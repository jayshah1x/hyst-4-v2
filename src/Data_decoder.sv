==> flow/design.v <==
`timescale 1ns / 1ps
(*DONT_TOUCH = "YES"*)
module Data_decoder#(
    parameter REG_WIDTH = 16,
              MATRIX_SIZE = 4,
              ARRAY_SIZE = 2*MATRIX_SIZE - 1,
              BRAM_DEPTH = MATRIX_SIZE*REG_WIDTH,
              OUTPUT_WIDTH = ARRAY_SIZE*REG_WIDTH
)(
input clk,
input enable,
input [BRAM_DEPTH-1: 0] data_bram,
input reset,
output  [REG_WIDTH-1:0] out_0,
output  [REG_WIDTH-1:0] out_1,
output  [REG_WIDTH-1:0] out_2,
output  [REG_WIDTH-1:0] out_3,
output  [REG_WIDTH-1:0] out_4,
output  [REG_WIDTH-1:0] out_5,
output  [REG_WIDTH-1:0] out_6,
output reg compute_start
    );
    reg [3:0] state;
    reg [OUTPUT_WIDTH-1:0] o_left_inputs;
    initial begin
    state = 0;
    o_left_inputs = 0;
    end
    always@(posedge clk) begin
        if(reset) begin
            compute_start <= 0;
            o_left_inputs <= 0 ;
        end
        else begin
            if(enable) begin
                 o_left_inputs <= {OUTPUT_WIDTH{1'b0}} | data_bram << (REG_WIDTH*state);
                if(state < MATRIX_SIZE-1) begin
                    state <= state + 1;
                end
                else begin
                    state <= 0;
                end
    end        
        end
    end
    assign out_0[REG_WIDTH-1:0] = o_left_inputs[REG_WIDTH-1:0];
    assign out_1[REG_WIDTH-1:0] = o_left_inputs[2*REG_WIDTH-1:REG_WIDTH];
    assign out_2[REG_WIDTH-1:0] = o_left_inputs[3*REG_WIDTH-1:2*REG_WIDTH];
    assign out_3[REG_WIDTH-1:0] = o_left_inputs[4*REG_WIDTH-1:3*REG_WIDTH];
    assign out_4[REG_WIDTH-1:0] = o_left_inputs[5*REG_WIDTH-1:4*REG_WIDTH];
    assign out_5[REG_WIDTH-1:0] = o_left_inputs[6*REG_WIDTH-1:5*REG_WIDTH];
    assign out_6[REG_WIDTH-1:0] = o_left_inputs[7*REG_WIDTH-1:6*REG_WIDTH];
endmodule
* From RTL to reports: Data_decoder
Tool output for the design above, in the order of the flow.
Lines are those of the file above, counted from 1.
Operators carry their Yosys type and port widths (W data, S select, Z words).
Library cell names are shortened.
Not given: --
- Design top :: Data_decoder
- Clock port :: clk
- Cell library :: sky130hd
- Library corner :: tt_025C_1v80

* Word level
Counts by Yosys on the flattened word-level netlist (proc, flatten, opt, wreduce; memories kept). Register bits leave out memories and registers merged into their read ports (data or address); mux counts leave out enables and synchronous resets folded into registers. Print and check cells are left out. Cells with the same type and inputs are merged into one.
- Register bits :: 116
- Input port bits :: 67
- Elaborated cells :: 7
- Output and inout port bits :: 113
- Bitwise operators :: 1
- Add/subtract/negate cells :: 1
- Reductions and logical operators :: 1
- Shift-type cells :: 1
- $lt $le $gt $ge :: 1
** Operators with widths (number)
- $shl A64 B8 Y112 :: 1
- $add A4 B1 Y4 const B :: 1
- $lt A4 B2 Y1 const B :: 1
- $reduce_and A2 Y1 :: 1
- $not A1 Y1 :: 1

* Logic depth
Depth = most cells in a row (Yosys ltp): at word level without a register or memory, in the mapped netlist without a sequential cell, where the memories' decode and read muxes count.
- Depth after elaboration :: 2
- ABC_AREA :: 1
- Depth in mapped cells :: 10

* After synthesis
Source: synth_stat.txt of the flow (Yosys; design flattened, memories mapped). It holds for the ABC_AREA given above (unset counts as 0); a run with the other value may have another netlist.
Totals and module areas in this step are rounded.
** Cells by type (number)
- dfxtp_1 :: 112
- nand2_1 :: 336
- a21oi_1 :: 117
- nand3_1 :: 89
- buf_2 :: 29
- o21ai_1 :: 26
- edfxtp_1 :: 4
- nor2_1 :: 29
- o21ai_0 :: 21
- buf_4 :: 12
- clkbuf_1 :: 24
- and2_1 :: 14
- a22oi_1 :: 10
- and2_0 :: 11
- inv_1 :: 16
- buf_6 :: 5
- nand2_2 :: 8
- o211ai_1 :: 6
Other cell types: 17; their cells: 40.
- Sequential part of the area :: 2360 um^2
- Flip-flop cells :: 116
- Buffers :: 75
- Mapped area :: 6030 um^2
- Mapped cells :: 909

* Worst setup path after synthesis
Path of least setup slack by OpenSTA after synthesis, without wires, with an ideal clock, recovery checks aside; 20% of the period is set as input and as output delay. Where synthesis merged equal registers, the netlist keeps one of their names.
- Path kind :: reg-to-reg
- From :: register state[0]
- To :: register o_left_inputs[45]
- Path delay :: 1340 ps
- Driving pins on the path :: 8
- Path slack :: 280 ps
- Time at the first pin :: 0 ps
- Library setup time :: 132 ps
- Buffers on the path :: 2
- Arrival :: 1208 ps
- Clock period :: 1620 ps
- Synthesis period reached :: 1340 ps
"path delay" is the arrival time less input delay plus setup time.
"driving pins on the path" counts driving pins, that of a launching flip-flop among them; a cell with two outputs on the path counts twice.
"synthesis period reached" = period - worst setup slack (recovery checks aside). The figure is calculated, with input and output delays left at 20% of the set period.
The rows between start and end are the longest chain of elaborated cells between them; the timing report does not say that the signal goes this way. Where chains are equally long, one stands for them.
Each line given opens the expression or statement behind the cell; cells for indexed reads and writes are added by Yosys, which also makes memories of some case tables.
- Cells stage by stage :: edfxtp_1 -> buf_6 -> buf_6 -> or2_2 -> o21ai_1 -> nand2_1 -> nand3_1 -> a21oi_1
- Length of the longest elaborated chain :: 1
** Ends and longest elaborated chain, after synthesis
- start: declaration :: RTL line 23 : reg [3:0] state;
- start: assignment :: RTL line 38 : state <= state + 1;
- start: assignment :: RTL line 41 : state <= 0;
- $shl A64 B8 Y112 :: RTL line 36 : o_left_inputs <= {OUTPUT_WIDTH{1'b0}} | data_bram << (REG_WIDTH*state);
- end: assignment :: RTL line 32 : o_left_inputs <= 0 ;
- end: assignment :: RTL line 36
- end: declaration :: RTL line 24 : reg [OUTPUT_WIDTH-1:0] o_left_inputs;

* Timing after layout
Path of least setup slack in the final report of flow run A (OpenROAD, finished layout, wires in). Where an end is a register, its clock arrival counts in the times.
The report prints the path's times to 10 ps; the period is as set.
- Path kind :: reg-to-reg
- From :: register state[3]
- To :: register o_left_inputs[96]
- Buffers on the path :: 2
- Path slack :: -620 ps
- Arrival :: 2100 ps
- Driving pins on the path :: 8
- Library setup time :: 70 ps
- Time at the first pin :: 440 ps
- Clock period :: 1110 ps
The rows between start and end are the longest chain of elaborated cells between them; the timing report does not say that the signal goes this way. Where chains are equally long, one stands for them.
- Cells stage by stage :: edfxtp_1 -> inv_2 -> nand2_4 -> buf_4 -> buf_4 -> nor3_1 -> a21oi_1 -> a21oi_2
- Length of the longest elaborated chain :: 1
** Ends and longest elaborated chain, post-layout
- start: declaration :: RTL line 23 : reg [3:0] state;
- start: assignment :: RTL line 38 : state <= state + 1;
- start: assignment :: RTL line 41 : state <= 0;
- $shl A64 B8 Y112 :: RTL line 36 : o_left_inputs <= {OUTPUT_WIDTH{1'b0}} | data_bram << (REG_WIDTH*state);
- end: assignment :: RTL line 32 : o_left_inputs <= 0 ;
- end: assignment :: RTL line 36
- end: declaration :: RTL line 24 : reg [OUTPUT_WIDTH-1:0] o_left_inputs;

Record of 2 stored runs of the RTL-to-layout flow on Data_decoder, platform sky130hd. The runs are unordered. Constraints: input delay and output delay 20% of the set period each, output load 0.01 pF.
"achieved period" = clock period - worst setup slack. The figure is calculated, with input and output delays left at 20% of the set period.
By "worst setup path time" is meant the share of the clock period that the worst setup path is allowed (20% is reserved at inputs, 20% at outputs), minus its slack. Clock arrival times at its registers enter into it.
By "total power after layout" is meant OpenSTA's value without simulated activity: inputs other than the clock are taken to toggle once in ten clock periods, and the tool carries that through the logic.
"worst setup path time" is known to 10 ps.
The measured numbers are rounded.

* Flow run A
** Files
==> flow/run.sh <==
#!/bin/bash
# the make line also repeats the synthesis and layout settings of config.mk as NAME=value (left out here)
make -C /OpenROAD-flow-scripts/flow DESIGN_CONFIG=/design/flow/config.mk WORK_HOME=/design/flow/orfs CLKGATE_MAP_FILE= finish
==> flow/config.mk <==
export PLATFORM = sky130hd
export DESIGN_NAME = Data_decoder
export DESIGN_NICKNAME = Data_decoder
export VERILOG_FILES = /design/flow/design.v
export SDC_FILE = /design/flow/constraint.sdc
export NUM_CORES = 4
export LEC_CHECK = 0
export ABC_AREA = 1
export CAP_MARGIN = 20
export CELL_PAD_IN_SITES_GLOBAL_PLACEMENT = 0
export CORE_MARGIN = 2
export CORE_UTILIZATION = 43
export CTS_CLUSTER_DIAMETER = 180
export CTS_CLUSTER_SIZE = 64
export GPL_ROUTABILITY_DRIVEN = 0
export PLACE_DENSITY_LB_ADDON = 0.29
export SETUP_SLACK_MARGIN = 0.12
export SLEW_MARGIN = 20
==> flow/constraint.sdc <==
create_clock -name core_clock -period 1.11 [get_ports {clk}]
set_input_delay 0.2220 -clock core_clock [delete_from_list [all_inputs] [get_ports {clk}]]
set_output_delay 0.2220 -clock core_clock [all_outputs]
set_load 0.01 [all_outputs]
** Results
- Yosys chip area after synthesis :: 6030 um^2
- Die size :: 15000 um^2
- Standard-cell area of the final layout :: 11800 um^2
- Utilization after routing :: 85.5 %
- Smallest setup slack :: -615 ps
- Total negative setup slack :: -47700 ps
- Smallest hold slack :: 142 ps
- Total power after layout :: 13.5 mW
- Achieved period :: 1725 ps
- Worst setup path time :: 1730 ps
- Kind of the worst setup path :: reg-to-reg

* Flow run B
** Files
==> flow/run.sh <==
#!/bin/bash
# the make line also repeats the synthesis and layout settings of config.mk as NAME=value (left out here)
make -C /OpenROAD-flow-scripts/flow DESIGN_CONFIG=/design/flow/config.mk WORK_HOME=/design/flow/orfs CLKGATE_MAP_FILE= finish
==> flow/config.mk <==
export PLATFORM = sky130hd
export DESIGN_NAME = Data_decoder
export DESIGN_NICKNAME = Data_decoder
export VERILOG_FILES = /design/flow/design.v
export SDC_FILE = /design/flow/constraint.sdc
export NUM_CORES = 4
export LEC_CHECK = 0
export CAP_MARGIN = 20
export CELL_PAD_IN_SITES_DETAIL_PLACEMENT = 2
export CORE_ASPECT_RATIO = 0.57
export CORE_MARGIN = 2
export CORE_UTILIZATION = 24
export GPL_ROUTABILITY_DRIVEN = 0
export GPL_TIMING_DRIVEN = 1
export PLACE_DENSITY_LB_ADDON = 0.29
export SETUP_SLACK_MARGIN = 0.04
export SLEW_MARGIN = 40
export TNS_END_PERCENT = 80
==> flow/constraint.sdc <==
create_clock -name core_clock -period 1.33 [get_ports {clk}]
set_input_delay 0.2660 -clock core_clock [delete_from_list [all_inputs] [get_ports {clk}]]
set_output_delay 0.2660 -clock core_clock [all_outputs]
set_load 0.01 [all_outputs]
** Results
- Yosys chip area after synthesis :: 5820 um^2
- Die size :: 25500 um^2
- Standard-cell area of the final layout :: 10500 um^2
- Utilization after routing :: 44.5 %
- Smallest setup slack :: -515 ps
- Total negative setup slack :: -32700 ps
- Smallest hold slack :: 431 ps
- Total power after layout :: 10.7 mW
- Achieved period :: 1845 ps
- Worst setup path time :: 1850 ps
- Kind of the worst setup path :: reg-to-reg
